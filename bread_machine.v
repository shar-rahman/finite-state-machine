==> flow/design.v <==
`timescale 1ns/1ns
module bread_machine(
    rst,
    clk,
    start_button,
    bell,
    heating_element,
    paddle_motor
    );
input rst;
input clk;
input start_button;
output bell;
output heating_element;
output paddle_motor;
localparam FREQ = 1;  
localparam CYCLES_15MIN = FREQ * 15 * 60;
localparam CYCLES_2HR = FREQ * 2 * 60 * 60;
localparam CYCLES_25MIN = FREQ * 25 * 60;
reg [15:0] timer, timer_next;
wire [1:0] timer_select;
wire timer_elapsed;
assign timer_elapsed = (timer == 16'b0);
always @(*) begin
    case (timer_select)
        2'b00: timer_next = timer - 16'b1;
        2'b01: timer_next = CYCLES_15MIN;
        2'b10: timer_next = CYCLES_2HR;
        2'b11: timer_next = CYCLES_25MIN;
    endcase
end
always @(posedge clk) begin
    timer <= timer_next;
end
control control0(
    .rst(rst),
    .clk(clk),
    .start_button(start_button),
    .timer_elapsed(timer_elapsed),
    .timer_select(timer_select),
    .bell(bell),
    .heating_element(heating_element),
    .paddle_motor(paddle_motor)
);
endmodule
`timescale 1ns/1ns
module control(
    rst,
    clk,
    start_button,
    timer_elapsed,
    timer_select,
    bell,
    heating_element,
    paddle_motor
    );
input rst;
input clk;
input start_button;
input timer_elapsed;
output reg [1:0] timer_select;
output reg bell;
output reg heating_element;
output reg paddle_motor;
localparam state_0 = 2'd0;
localparam state_1 = 2'd1;
localparam state_2 = 2'd2;
localparam state_3 = 2'd3;
reg [1:0] state, next_state;
always @(posedge rst or posedge clk) begin
    if(rst) begin
        state = state_0;
    end else begin
        state = next_state;
    end
end
always @(*) begin
    next_state = state;
    timer_select = 2'b00;
    heating_element = 1'b0;
    paddle_motor = 1'b0;
    bell = 1'b0;
    case(state)
        state_0: begin
            if(start_button)  begin
                timer_select = 2'b01;
                next_state = state_1;
            end else begin
                next_state = state_0;
            end
            paddle_motor = 1'b0;
            heating_element = 1'b0;
        end
        state_1: begin
            if(timer_elapsed == 1) begin
                next_state = state_2;
                timer_select = 2'b10;
            end else begin
                next_state = state_1;
            end
            paddle_motor = 1'b1;
            heating_element = 1'b0;
        end
        state_2: begin
            if(timer_elapsed == 1) begin
                timer_select = 2'b11;
                next_state = state_3;
            end else begin
                next_state = state_2;
            end
            paddle_motor = 1'b0;
            heating_element = 1'b0;
        end
        state_3: begin
            if(timer_elapsed == 1) begin
                bell = 1'b1;
                timer_select = 2'b00;
                next_state = state_0;
            end else begin
                next_state = state_3;
            end
            heating_element = 1'b1;
        end
    endcase
end
endmodule
# [Step by step through the tools: bread_machine]
# Tool output for the design above, in the order of the flow.
# Lines are those of the file above, counted from 1.
# Cell names lack the library's common part.
# A cell with - has no value.
[inputs] top="bread_machine" clock_port="clk" library="sky130hd" lib_corner="tt_025C_1v80"

# [Elaborated design]
# Counts by Yosys on the flattened word-level netlist (proc, flatten, opt, wreduce; memories kept). Register bits leave out memories and registers merged into their read ports (data or address); mux counts leave out enables and synchronous resets folded into registers. Print and check cells are left out.
[op_classes] n_addsub=1 n_eq=6 muxes=13 n_reduce_logical=5
[ops] operator="16-bit case mux with 4-bit select" n=1
[ops] operator="16-bit by 1-bit subtractor with 16-bit output (second input constant)" n=1
[ops] operator="16-bit zero test" n=1
[ops] operator="2-bit case mux with 4-bit select" n=2
[ops] operator="2-bit == test (second input constant)" n=4
[ops] operator="2-bit 2-to-1 mux" n=4
[ops] operator="3-bit OR reduction" n=2
[ops] operator="1-bit case mux with 2-bit select" n=3
[ops] operator="2-bit by 1-bit == test with 1-bit output (second input constant)" n=2
[ops] operator="2-bit zero test" n=2
[ops] operator="1-bit 2-to-1 mux" n=3
[bits] ff_bits=18 input_bits=3 output_inout_bits=3 elab_cells=27

# [Longest topological paths]
# Depth = most cells in a row (Yosys ltp): at word level without a register or memory, in the mapped netlist without a sequential cell, where the memories' decode and read muxes count.
[logic_depth] word_depth=5 abc_area=0 depth_mapped=7 depth_no_buf=6

# [Synthesis result]
# Yosys stat after the flow's synthesis: flattened, memories mapped to cells. It holds for the ABC_AREA given above (unset counts as 0); a run with the other value may have another netlist.
[by_type] cell="dfxtp_1" n=16 area_total_um2=320.307
[by_type] cell="dfrtp_1" n=3 area_total_um2=75.072
[by_type] cell="xnor2_1" n=8 area_total_um2=70.067
[by_type] cell="nor4_1" n=9 area_total_um2=56.304
[by_type] cell="o21ai_0" n=7 area_total_um2=35.034
[by_type] cell="nor2_1" n=9 area_total_um2=33.782
[by_type] cell="or4_1" n=4 area_total_um2=30.029
[by_type] cell="a31o_2" n=3 area_total_um2=26.275
[by_type] cell="dfstp_2" n=1 area_total_um2=26.275
[by_type] cell="o31a_1" n=3 area_total_um2=26.275
[by_type] cell="xor2_1" n=3 area_total_um2=26.275
[by_type] cell="ha_1" n=2 area_total_um2=25.024
[by_type] cell="nor4_2" n=2 area_total_um2=25.024
[by_type] cell="a21o_1" n=3 area_total_um2=22.522
[by_type] cell="buf_2" n=4 area_total_um2=20.019
[by_type] cell="and2_1" n=3 area_total_um2=18.768
[by_type] cell="or3b_2" n=2 area_total_um2=17.517
[by_type] cell="o21ai_4" n=1 area_total_um2=16.266
# Not listed: further types 11, cells in them 22.
[mapped] stdcells=105 synth_area_um2=988.4 seqArea_um2=421.7 flip_flops=20 buf_cells=6
# The figures by module come from a second, unflattened synthesis with its own total; it is not the netlist above.
[unflattened] cells_unflattened=98 hier_area_um2=928.4
# Each row is one instance without its submodules.
[modules] mod="bread_machine" instances=1 cells=80 area_um2=740.7 seq_area_um2=320.3
[modules] mod="control" instances=1 cells=18 area_um2=187.7 seq_area_um2=101.3

# [Worst setup path after synthesis]
# OpenSTA on the mapped netlist: ideal clock, no wires. The path of least setup slack (recovery checks aside). Input and output delay are each 20% of the period. Register names are those of the netlist, which keeps one name where synthesis merged equal registers.
[synth_path] path_type="register to output" start="register timer[3]" end="output port bell" tclk_ns=2.29 out_delay_ns=0.458 launch_ns=0.000 arrival_ns=1.577 required_ns=1.832 path_slack_ns=0.255 path_delay_ns=1.577 driving_pins=6 n_path_buf=2 synth_period_reached_ns=2.035
# "path_delay_ns" = arrival - input delay + setup time.
# At an output port there is no setup time.
# "driving_pins" counts driving pins, that of a launching flip-flop among them; a cell with two outputs on the path counts twice.
# "synth_period_reached_ns" = period - worst setup slack (recovery checks aside). The figure is calculated, with input and output delays left at 20% of the set period.
# Between the ends stands the longest chain of elaborated cells between them, by number of cells; it is not shown to be the way that was timed. Of several equally long chains one is given.
# Each line given opens the expression or statement behind the cell; cells for indexed reads and writes are added by Yosys, which also makes memories of some case tables.
[synth_via] cell_sequence="dfxtp_1 > or4_1 > buf_2 > buf_2 > nor4_1 > and2_1" elab_chain_cells=3 cone_cells=3 lines_between=3 cone_classes="mux: 2; reduce/logical: 1"
[synth_lines] item="from (decl)" line_no=20 source="reg [15:0] timer, timer_next;"
[synth_lines] item="from (assign)" line_no=33 source="timer <= timer_next;"
[synth_lines] item="16-bit zero test" line_no=23 source="assign timer_elapsed = (timer == 16'b0);"
[synth_lines] item="1-bit 2-to-1 mux" line_no=115 source="if(timer_elapsed == 1) begin"
[synth_lines] item="1-bit case mux with 2-bit select" line_no=83 source="case(state)"
[synth_lines] item="to (decl)" line_no=13 source="output bell;"

# [Path in the finished layout]
# From the final timing report of run A: the path of least setup slack in the routed layout; clock arrival at registers is part of the times.
[layout_path] path_type="register to output" start="register timer[0]" end="output port bell" tclk_ns=2.94 out_delay_ns=0.59 launch_ns=0.30 arrival_ns=2.09 required_ns=2.35 path_slack_ns=0.26 driving_pins=7 n_path_buf=1
# Between the ends stands the longest chain of elaborated cells between them, by number of cells; it is not shown to be the way that was timed. Of several equally long chains one is given.
[layout_via] cell_sequence="dfxtp_1 > inv_1 > ha_1 > or3b_2 > nor4_1 > and2_1 > dlygate4sd2_1" elab_chain_cells=3 cone_cells=3 lines_between=3 cone_classes="mux: 2; reduce/logical: 1"
[layout_lines] item="from (decl)" line_no=20 source="reg [15:0] timer, timer_next;"
[layout_lines] item="from (assign)" line_no=33 source="timer <= timer_next;"
[layout_lines] item="16-bit zero test" line_no=23 source="assign timer_elapsed = (timer == 16'b0);"
[layout_lines] item="1-bit 2-to-1 mux" line_no=115 source="if(timer_elapsed == 1) begin"
[layout_lines] item="1-bit case mux with 2-bit select" line_no=83 source="case(state)"
[layout_lines] item="to (decl)" line_no=13 source="output bell;"

Ticket comment

Stored flow runs of bread_machine (2 of them; Yosys, OpenROAD, sky130hd). They differ in their settings and are not a sequence. Constraints: input delay and output delay 20% of the set period each, output load 0.01 pF.
"critical_path_time_ns" is the time allowed to the run's worst setup path (the clock period less input and output delay, where it has them) less its slack. Clock arrival times count: a late capture clock shortens it, a late launch clock lengthens it.
"totalPower_mw": no workload was simulated; the value follows from the tool's default switching activity.

[flow] run A: files
==> flow/run.sh <==
#!/bin/bash
# the make line also repeats the synthesis and layout settings of config.mk as NAME=value (left out here)
make -C /OpenROAD-flow-scripts/flow DESIGN_CONFIG=/design/flow/config.mk WORK_HOME=/design/flow/orfs CLKGATE_MAP_FILE= finish
==> flow/config.mk <==
export PLATFORM = sky130hd
export DESIGN_NAME = bread_machine
export DESIGN_NICKNAME = bread_machine
export VERILOG_FILES = /design/flow/design.v
export SDC_FILE = /design/flow/constraint.sdc
export NUM_CORES = 4
export LEC_CHECK = 0
export CAP_MARGIN = 20
export CORE_ASPECT_RATIO = 1.1
export CORE_MARGIN = 8
export CORE_UTILIZATION = 66
export MIN_ROUTING_LAYER = met2
export PLACE_DENSITY_LB_ADDON = 0.22
export SETUP_SLACK_MARGIN = 0.1
export SLEW_MARGIN = 20
==> flow/constraint.sdc <==
create_clock -name core_clock -period 2.94 [get_ports {clk}]
set_input_delay 0.5880 -clock core_clock [delete_from_list [all_inputs] [get_ports {clk}]]
set_output_delay 0.5880 -clock core_clock [all_outputs]
set_load 0.01 [all_outputs]

[flow] run A: metrics
[metrics] critical_path_time_ns = 2.09
[metrics] timing.worst_path_kind = register to output
[metrics] util_frac = 0.781
[metrics] setup_ws_ns = 0.261
[metrics] ys_area_um2 = 988.4
[metrics] final_setup_tns_ns = 0.000
[metrics] post_route_stdcell_area_um2 = 1081.0
[metrics] die_footprint_um2 = 2993.6
[metrics] totalPower_mw = 0.5714

[flow] run B: files
==> flow/run.sh <==
#!/bin/bash
# the make line also repeats the synthesis and layout settings of config.mk as NAME=value (left out here)
make -C /OpenROAD-flow-scripts/flow DESIGN_CONFIG=/design/flow/config.mk WORK_HOME=/design/flow/orfs CLKGATE_MAP_FILE= finish
==> flow/config.mk <==
export PLATFORM = sky130hd
export DESIGN_NAME = bread_machine
export DESIGN_NICKNAME = bread_machine
export VERILOG_FILES = /design/flow/design.v
export SDC_FILE = /design/flow/constraint.sdc
export NUM_CORES = 4
export LEC_CHECK = 0
export CAP_MARGIN = 20
export CORE_MARGIN = 2
export CORE_UTILIZATION = 40
export SLEW_MARGIN = 20
==> flow/constraint.sdc <==
create_clock -name core_clock -period 2.31 [get_ports {clk}]
set_input_delay 0.4620 -clock core_clock [delete_from_list [all_inputs] [get_ports {clk}]]
set_output_delay 0.4620 -clock core_clock [all_outputs]
set_load 0.01 [all_outputs]

[flow] run B: metrics
[metrics] critical_path_time_ns = 1.77
[metrics] timing.worst_path_kind = register to output
[metrics] util_frac = 0.515
[metrics] setup_ws_ns = 0.077
[metrics] ys_area_um2 = 988.4
[metrics] final_setup_tns_ns = 0.000
[metrics] post_route_stdcell_area_um2 = 1241.2
[metrics] die_footprint_um2 = 2884.8
[metrics] totalPower_mw = 0.8461
